==> flow/design.v <==
module sigma_delta_dac (
	input 			clk,			 
	input	[14:0]	ldatasum,	 
	input	[14:0] 	rdatasum,	 
	output	reg 	left=0,		 
	output	reg 	right=0		 
);
localparam DW = 15;
localparam CW = 2;
localparam RW  = 4;
localparam A1W = 2;
localparam A2W = 5;
wire [DW+2+0  -1:0] sd_l_er0, sd_r_er0;
reg  [DW+2+0  -1:0] sd_l_er0_prev=0, sd_r_er0_prev=0;
wire [DW+A1W+2-1:0] sd_l_aca1,  sd_r_aca1;
wire [DW+A2W+2-1:0] sd_l_aca2,  sd_r_aca2;
reg  [DW+A1W+2-1:0] sd_l_ac1=0, sd_r_ac1=0;
reg  [DW+A2W+2-1:0] sd_l_ac2=0, sd_r_ac2=0;
wire [DW+A2W+3-1:0] sd_l_quant, sd_r_quant;
reg [24-1:0] seed1 = 24'h654321;
reg [19-1:0] seed2 = 19'h12345;
reg [24-1:0] seed_sum=0, seed_prev=0, seed_out=0;
always @ (posedge clk) begin
  if (&seed1)
    seed1 <= #1 24'h654321;
  else
    seed1 <= #1 {seed1[22:0], ~(seed1[23] ^ seed1[22] ^ seed1[21] ^ seed1[16])};
end
always @ (posedge clk) begin
  if (&seed2)
    seed2 <= #1 19'h12345;
  else
    seed2 <= #1 {seed2[17:0], ~(seed2[18] ^ seed2[17] ^ seed2[16] ^ seed2[13] ^ seed2[0])};
end
always @ (posedge clk) begin
  seed_sum  <= #1 seed1 + {5'b0, seed2};
  seed_prev <= #1 seed_sum;
  seed_out  <= #1 seed_sum - seed_prev;
end
localparam ID=4;  
reg  [ID+0-1:0] int_cnt = 0;
always @ (posedge clk) int_cnt <= #1 int_cnt + 'd1;
reg  [DW+0-1:0] ldata_cur=0, ldata_prev=0;
reg  [DW+0-1:0] rdata_cur=0, rdata_prev=0;
wire [DW+1-1:0] ldata_step, rdata_step;
reg  [DW+ID-1:0] ldata_int=0, rdata_int=0;
wire [DW+0-1:0] ldata_int_out, rdata_int_out;
assign ldata_step = {ldata_cur[DW-1], ldata_cur} - {ldata_prev[DW-1], ldata_prev};  
assign rdata_step = {rdata_cur[DW-1], rdata_cur} - {rdata_prev[DW-1], rdata_prev};  
always @ (posedge clk) begin
  if (~|int_cnt) begin
    ldata_prev <= #1 ldata_cur;
    ldata_cur  <= #1 ldatasum;  
    rdata_prev <= #1 rdata_cur;
    rdata_cur  <= #1 rdatasum;  
    ldata_int  <= #1 {ldata_cur[DW-1], ldata_cur, {ID{1'b0}}};
    rdata_int  <= #1 {rdata_cur[DW-1], rdata_cur, {ID{1'b0}}};
  end else begin
    ldata_int  <= #1 ldata_int + {{ID{ldata_step[DW+1-1]}}, ldata_step};
    rdata_int  <= #1 rdata_int + {{ID{rdata_step[DW+1-1]}}, rdata_step};
  end
end
assign ldata_int_out = ldata_int[DW+ID-1:ID];
assign rdata_int_out = rdata_int[DW+ID-1:ID];
wire [DW+2-1:0] ldata_gain, rdata_gain;
assign ldata_gain = {ldata_int_out[DW-1], ldata_int_out, 1'b0} + {{(2){ldata_int_out[DW-1]}}, ldata_int_out};
assign rdata_gain = {rdata_int_out[DW-1], rdata_int_out, 1'b0} + {{(2){rdata_int_out[DW-1]}}, rdata_int_out};
assign sd_l_aca1 = {{(A1W){ldata_gain[DW+2-1]}}, ldata_gain} - {{(A1W){sd_l_er0[DW+2-1]}}, sd_l_er0} + sd_l_ac1;
assign sd_r_aca1 = {{(A1W){rdata_gain[DW+2-1]}}, rdata_gain} - {{(A1W){sd_r_er0[DW+2-1]}}, sd_r_er0} + sd_r_ac1;
assign sd_l_aca2 = {{(A2W-A1W){sd_l_aca1[DW+A1W+2-1]}}, sd_l_aca1} - {{(A2W){sd_l_er0[DW+2-1]}}, sd_l_er0} - {{(A2W+1){sd_l_er0_prev[DW+2-1]}}, sd_l_er0_prev[DW+2-1:1]} + sd_l_ac2;
assign sd_r_aca2 = {{(A2W-A1W){sd_r_aca1[DW+A1W+2-1]}}, sd_r_aca1} - {{(A2W){sd_r_er0[DW+2-1]}}, sd_r_er0} - {{(A2W+1){sd_r_er0_prev[DW+2-1]}}, sd_r_er0_prev[DW+2-1:1]} + sd_r_ac2;
always @ (posedge clk) begin
  sd_l_ac1 <= #1 sd_l_aca1;
  sd_r_ac1 <= #1 sd_r_aca1;
  sd_l_ac2 <= #1 sd_l_aca2;
  sd_r_ac2 <= #1 sd_r_aca2;
end
assign sd_l_quant = {sd_l_ac2[DW+A2W+2-1], sd_l_ac2} + {{(DW+A2W+3-RW){seed_out[RW-1]}}, seed_out[RW-1:0]};
assign sd_r_quant = {sd_r_ac2[DW+A2W+2-1], sd_r_ac2} + {{(DW+A2W+3-RW){seed_out[RW-1]}}, seed_out[RW-1:0]};
assign sd_l_er0 = sd_l_quant[DW+A2W+3-1] ? {1'b1, {(DW+2-1){1'b0}}} : {1'b0, {(DW+2-1){1'b1}}};
assign sd_r_er0 = sd_r_quant[DW+A2W+3-1] ? {1'b1, {(DW+2-1){1'b0}}} : {1'b0, {(DW+2-1){1'b1}}};
always @ (posedge clk) begin
  sd_l_er0_prev <= #1 (&sd_l_er0) ? sd_l_er0 : sd_l_er0+1;
  sd_r_er0_prev <= #1 (&sd_r_er0) ? sd_r_er0 : sd_r_er0+1;
end
always @ (posedge clk) begin
  left  <= #1 (~|ldata_gain) ? ~left  : ~sd_l_er0[DW+2-1];
  right <= #1 (~|rdata_gain) ? ~right : ~sd_r_er0[DW+2-1];
end
endmodule
### Tool chain data of sigma_delta_dac

The steps from the RTL of sigma_delta_dac to its reports follow in flow order.
Line numbers count from 1 in the design file above.
Operators: Yosys type, input widths -> output width; for muxes data width and select width s.
Cell names lack the library's common part.
The mark - stands for no value.

| set-up | value |
|---|---|
| top module | sigma_delta_dac |
| clock input | clk |
| library | sky130hd |
| library corner | tt_025C_1v80 |

### After elaboration

Source: Yosys, flattened and elaborated, memories not mapped. Widths are those after wreduce. Registers that Yosys merges into a memory's read port (data or address) are not register bits. Print and check cells do not count. Equal cells are merged and count once.

| storage and ports | value |
|---|---|
| register bits | 275 |
| memory bits (writable) | 0 |
| latch bits | 0 |
| memory bits (read-only) | 0 |
| elaborated cells | 73 |
| bits of input ports | 31 |
| clocked read ports x word width | 0 |
| memories | 0 |

| operators by class | value |
|---|---|
| multiplexer cells | 8 |
| multipliers | 0 |
| equal/unequal tests | 0 |
| shift-type cells | 0 |
| div/mod/pow operators | 0 |
| reduce/logical cells | 7 |
| order comparisons | 0 |
| bitwise operators | 13 |
| add/subtract/negate cells | 23 |

Operators by type and width:

| kind | count |
|---|---|
| $add 19x19->19 | 4 |
| $mux 17 | 4 |
| $add 22x4->23 | 2 |
| $add 22x22->22 | 2 |
| $sub 20x16->21 | 2 |
| $sub 19x17->20 | 2 |
| $mux 19 | 2 |
| $sub 17x17->18 | 2 |
| $add 16x15->17 | 2 |
| $add 17x1->17 const B | 2 |
| $reduce_and 17->1 | 2 |
| $reduce_or 17->1 | 2 |
| $sub 15x15->16 | 2 |
| $reduce_and 24->1 | 1 |
| $reduce_and 19->1 | 1 |
| $xor 1x1->1 | 7 |
| $not 1->1 | 6 |
| $add 4x1->4 const B | 1 |
| $add 4x4->4 | 1 |
| $sub 4x4->4 | 1 |
| $reduce_or 4->1 | 1 |
| $mux 1 | 2 |

### Depth

Depth = most cells in a row (Yosys ltp): at word level without a register or memory, in the mapped netlist without a sequential cell, where the memories' decode and read muxes count.

| depth | value |
|---|---|
| depth in word-level cells | 7 |
| ABC_AREA | 0 |
| gate-level depth with buffers | 45 |
| mapped depth without buffers | 45 |

### After synthesis

Source: synth_stat.txt of the flow (Yosys; design flattened, memories mapped). It holds for the ABC_AREA given above (unset counts as 0); a run with the other value may have another netlist.

| synthesis totals | value |
|---|---|
| sequential part of the area | 5445.2 µm² |
| chip area (Yosys) | 19130.8 µm² |
| mapped cells | 2127 |
| buffer cells | 29 |
| flip-flop cells | 242 |

Cell types:

| type | count | total area (µm²) |
|---|---|---|
| ha_1 | 316 | 3.95E+03 |
| dfxtp_1 | 182 | 3.64E+03 |
| edfxtp_1 | 60 | 1.8E+03 |
| xnor2_1 | 155 | 1.36E+03 |
| a21oi_1 | 161 | 805.773 |
| inv_1 | 192 | 720.691 |
| xor2_1 | 70 | 613.088 |
| nor2_1 | 141 | 529.258 |
| o21ai_0 | 101 | 505.485 |
| nand2_1 | 129 | 484.214 |
| fa_1 | 22 | 440.422 |
| a21o_1 | 53 | 397.882 |
| and2_1 | 38 | 237.728 |
| nor3_1 | 46 | 230.221 |
| o21bai_1 | 30 | 225.216 |
| nor2b_1 | 34 | 212.704 |
| nand3_1 | 39 | 195.187 |
| o21a_1 | 20 | 150.144 |

Other cell types: 81; their cells: 338.

### Timing after synthesis

OpenSTA on the mapped netlist: ideal clock, no wires. The path of least setup slack (recovery checks aside). Input and output delay are each 20% of the period. Register names are those of the netlist, which keeps one name where synthesis merged equal registers.

| path post-synthesis | value |
|---|---|
| path kind | register -> register |
| start | register seed_out[3] |
| end | register sd_l_ac2[21] |
| required time | 10528 ps |
| clock period | 10600 ps |
| library setup time | 72 ps |
| data arrival time | 10121 ps |
| stages | 42 |
| path delay | 10193 ps |
| setup slack | 407 ps |
| time at the first pin | 0 ps |
| synthesis period reached | 10193 ps |

"path delay" = arrival - input delay + setup time.
"stages" counts driving pins, that of a launching flip-flop among them; a cell with two outputs on the path counts twice.
"synthesis period reached" = period - worst setup slack (recovery checks aside). The figure is calculated, with input and output delays left at 20% of the set period.
Between the ends stands the longest chain of elaborated cells between them, by number of cells; it is not shown to be the way that was timed. Of several equally long chains one is given.
A line is the first line of the expression or statement that the cell stems from. Yosys adds cells for indexed reads and writes and turns some case tables into memories.

| on the way, post-synthesis | value |
|---|---|
| cells stage by stage | dfxtp_1 > ha_1 > nand4_1 > nor4_2 > and3_1 > a41oi_1 > and2_1 > xnor2_2 > inv_1 > ha_1 > fa_1 > nor2b_1 > o21ai_0 > a21boi_0 > o21ai_0 > a21boi_0 > o21ai_0 > nor2b_1 > [6 not listed] > a41o_1 > nor2_1 > xnor2_1 > fa_1 > ha_1 > and3_1 > nand2_1 > o21ai_0 > a21o_1 > a21oi_1 > o31ai_4 > xor2_1 > ha_1 > nor2b_1 > a311o_1 > o31ai_1 > xor2_1 > xnor2_1 |
| length of the longest elaborated chain | 7 |
| elaborated cells between the ends (all ways) | 7 |
| source lines of those cells | 4 |
| those cells by class | 6 x add/sub; 1 x mux |

RTL lines, path post-synthesis:

| element | RTL line | source |
|---|---|---|
| start: declaration | 22 | `reg [24-1:0] seed_sum=0, seed_prev=0, seed_out=0;` |
| start: assignment | 38 | `seed_out  <= #1 seed_sum - seed_prev;` |
| $add 22x4->23 | 78 | `assign sd_l_quant = {sd_l_ac2[DW+A2W+2-1], sd_l_ac2} + {{(DW+A2W+3-RW){seed_out[RW-1]}}, seed_out[RW-1:0]};` |
| $mux 17 | 80 | `assign sd_l_er0 = sd_l_quant[DW+A2W+3-1] ? {1'b1, {(DW+2-1){1'b0}}} : {1'b0, {(DW+2-1){1'b1}}};` |
| $sub 17x17->18 | 68 | `assign sd_l_aca1 = {{(A1W){ldata_gain[DW+2-1]}}, ldata_gain} - {{(A1W){sd_l_er0[DW+2-1]}}, sd_l_er0} + sd_l_ac ...` |
| $add 19x19->19 | 68 |  |
| $sub 19x17->20 | 70 | `assign sd_l_aca2 = {{(A2W-A1W){sd_l_aca1[DW+A1W+2-1]}}, sd_l_aca1} - {{(A2W){sd_l_er0[DW+2-1]}}, sd_l_er0} - { ...` |
| $sub 20x16->21 | 70 |  |
| $add 22x22->22 | 70 |  |
| end: assignment | 75 | `sd_l_ac2 <= #1 sd_l_aca2;` |
| end: declaration | 18 | `reg  [DW+A2W+2-1:0] sd_l_ac2=0, sd_r_ac2=0;` |

Some nets on the timed path still bear RTL names; the line given drives or declares the net.

Named nets, post-synthesis:

| signal | RTL line |
|---|---|
| sd_l_aca1[15] | 68 |

### Path in the finished layout

Path of least setup slack in the final report of flow run A (OpenROAD, finished layout, wires in). Where an end is a register, its clock arrival counts in the times.
The report prints the path's times to 10 ps; the period is as set.

| path after layout | value |
|---|---|
| path kind | register -> register |
| start | register seed_out[3] |
| end | register sd_l_ac2[21] |
| stages | 45 |
| required time | 8420 ps |
| setup slack | -630 ps |
| library setup time | 70 ps |
| clock period | 7960 ps |
| time at the first pin | 530 ps |
| data arrival time | 9060 ps |

Between the ends stands the longest chain of elaborated cells between them, by number of cells; it is not shown to be the way that was timed. Of several equally long chains one is given.

| on the way, after layout | value |
|---|---|
| cells stage by stage | dfxtp_4 > buf_8 > buf_12 > buf_12 > ha_4 > nand4_1 > nor4_4 > and3_1 > a41oi_2 > and2_4 > xnor2_4 > clkinvlp_4 > ha_4 > fa_2 > nor2b_2 > o21ai_2 > a21boi_2 > o21ai_2 > [9 not listed] > a41o_1 > nor2_2 > xnor2_2 > fa_1 > ha_4 > and3_4 > nand3_2 > nand2_2 > a41oi_2 > xnor2_1 > ha_1 > a21o_1 > a21oi_2 > nor2b_1 > a311o_1 > o31ai_2 > xor2_1 > xnor2_1 |
| length of the longest elaborated chain | 7 |
| elaborated cells between the ends (all ways) | 7 |
| source lines of those cells | 4 |
| those cells by class | 6 x add/sub; 1 x mux |

RTL lines, path after layout:

| element | RTL line | source |
|---|---|---|
| start: declaration | 22 | `reg [24-1:0] seed_sum=0, seed_prev=0, seed_out=0;` |
| start: assignment | 38 | `seed_out  <= #1 seed_sum - seed_prev;` |
| $add 22x4->23 | 78 | `assign sd_l_quant = {sd_l_ac2[DW+A2W+2-1], sd_l_ac2} + {{(DW+A2W+3-RW){seed_out[RW-1]}}, seed_out[RW-1:0]};` |
| $mux 17 | 80 | `assign sd_l_er0 = sd_l_quant[DW+A2W+3-1] ? {1'b1, {(DW+2-1){1'b0}}} : {1'b0, {(DW+2-1){1'b1}}};` |
| $sub 17x17->18 | 68 | `assign sd_l_aca1 = {{(A1W){ldata_gain[DW+2-1]}}, ldata_gain} - {{(A1W){sd_l_er0[DW+2-1]}}, sd_l_er0} + sd_l_ac ...` |
| $add 19x19->19 | 68 |  |
| $sub 19x17->20 | 70 | `assign sd_l_aca2 = {{(A2W-A1W){sd_l_aca1[DW+A1W+2-1]}}, sd_l_aca1} - {{(A2W){sd_l_er0[DW+2-1]}}, sd_l_er0} - { ...` |
| $sub 20x16->21 | 70 |  |
| $add 22x22->22 | 70 |  |
| end: assignment | 75 | `sd_l_ac2 <= #1 sd_l_aca2;` |
| end: declaration | 18 | `reg  [DW+A2W+2-1:0] sd_l_ac2=0, sd_r_ac2=0;` |

Some nets on the timed path still bear RTL names; the line given drives or declares the net.

Named nets, after layout:

| signal | RTL line |
|---|---|
| sd_l_aca1[15] | 68 |

sigma_delta_dac through Yosys and OpenROAD on sky130hd: 2 stored runs, unordered, with their settings and measured results. The constraints put input and output delay at 20% of the set period each and load the outputs with 0.01 pF.
"clock period achieved": clock period set for the run, less the worst setup slack. It is reckoned from that one timing run; input and output delays stay at 20% of the period that was set.
"time of the worst setup path" = time allowed to the worst setup path (clock period - input delay - output delay, where it has them) - its slack; a late launch clock adds to it, a late capture clock takes from it.
"time of the worst setup path" is given in steps of 10 ps.

## Flow run A

==> flow/run.sh <==
#!/bin/bash
# the make line also repeats the synthesis and layout settings of config.mk as NAME=value (left out here)
make -C /OpenROAD-flow-scripts/flow DESIGN_CONFIG=/design/flow/config.mk WORK_HOME=/design/flow/orfs CLKGATE_MAP_FILE= finish
==> flow/config.mk <==
export PLATFORM = sky130hd
export DESIGN_NAME = sigma_delta_dac
export DESIGN_NICKNAME = sigma_delta_dac
export VERILOG_FILES = /design/flow/design.v
export SDC_FILE = /design/flow/constraint.sdc
export NUM_CORES = 4
export LEC_CHECK = 0
export CAP_MARGIN = 25
export CELL_PAD_IN_SITES_DETAIL_PLACEMENT = 1
export CELL_PAD_IN_SITES_GLOBAL_PLACEMENT = 3
export CORE_MARGIN = 3
export CORE_UTILIZATION = 35
export GPL_ROUTABILITY_DRIVEN = 1
export GPL_TIMING_DRIVEN = 1
export PLACE_DENSITY_LB_ADDON = 0.04
export SLEW_MARGIN = 20
==> flow/constraint.sdc <==
create_clock -name core_clock -period 7.96 [get_ports {clk}]
set_input_delay 1.5920 -clock core_clock [delete_from_list [all_inputs] [get_ports {clk}]]
set_output_delay 1.5920 -clock core_clock [all_outputs]
set_load 0.01 [all_outputs]

| result of flow run A | value |
|---|---|
| chip area after synthesis (Yosys) | 19130.8 µm² |
| worst slack on setup checks | -634 ps |
| clock period achieved | 8594 ps |
| total negative slack on setup checks | -3084 ps |
| final design utilization | 47.5% |
| time of the worst setup path | 8590 ps |
| worst path kind | register -> register |
| standard-cell area after layout | 25609.6 µm² |
| die size | 57501.6 µm² |
| lowest hold slack | 350 ps |

## Flow run B

==> flow/run.sh <==
#!/bin/bash
# the make line also repeats the synthesis and layout settings of config.mk as NAME=value (left out here)
make -C /OpenROAD-flow-scripts/flow DESIGN_CONFIG=/design/flow/config.mk WORK_HOME=/design/flow/orfs CLKGATE_MAP_FILE= finish
==> flow/config.mk <==
export PLATFORM = sky130hd
export DESIGN_NAME = sigma_delta_dac
export DESIGN_NICKNAME = sigma_delta_dac
export VERILOG_FILES = /design/flow/design.v
export SDC_FILE = /design/flow/constraint.sdc
export NUM_CORES = 4
export LEC_CHECK = 0
export CAP_MARGIN = 0
export CELL_PAD_IN_SITES_DETAIL_PLACEMENT = 2
export CORE_MARGIN = 2
export CORE_UTILIZATION = 65
export CTS_CLUSTER_DIAMETER = 227
export CTS_CLUSTER_SIZE = 28
export GPL_TIMING_DRIVEN = 0
export PLACE_DENSITY_LB_ADDON = 0.12
export SLEW_MARGIN = 20
==> flow/constraint.sdc <==
create_clock -name core_clock -period 19.0 [get_ports {clk}]
set_input_delay 3.8000 -clock core_clock [delete_from_list [all_inputs] [get_ports {clk}]]
set_output_delay 3.8000 -clock core_clock [all_outputs]
set_load 0.01 [all_outputs]

Flow run B: no results, placement failed with DPL-0033
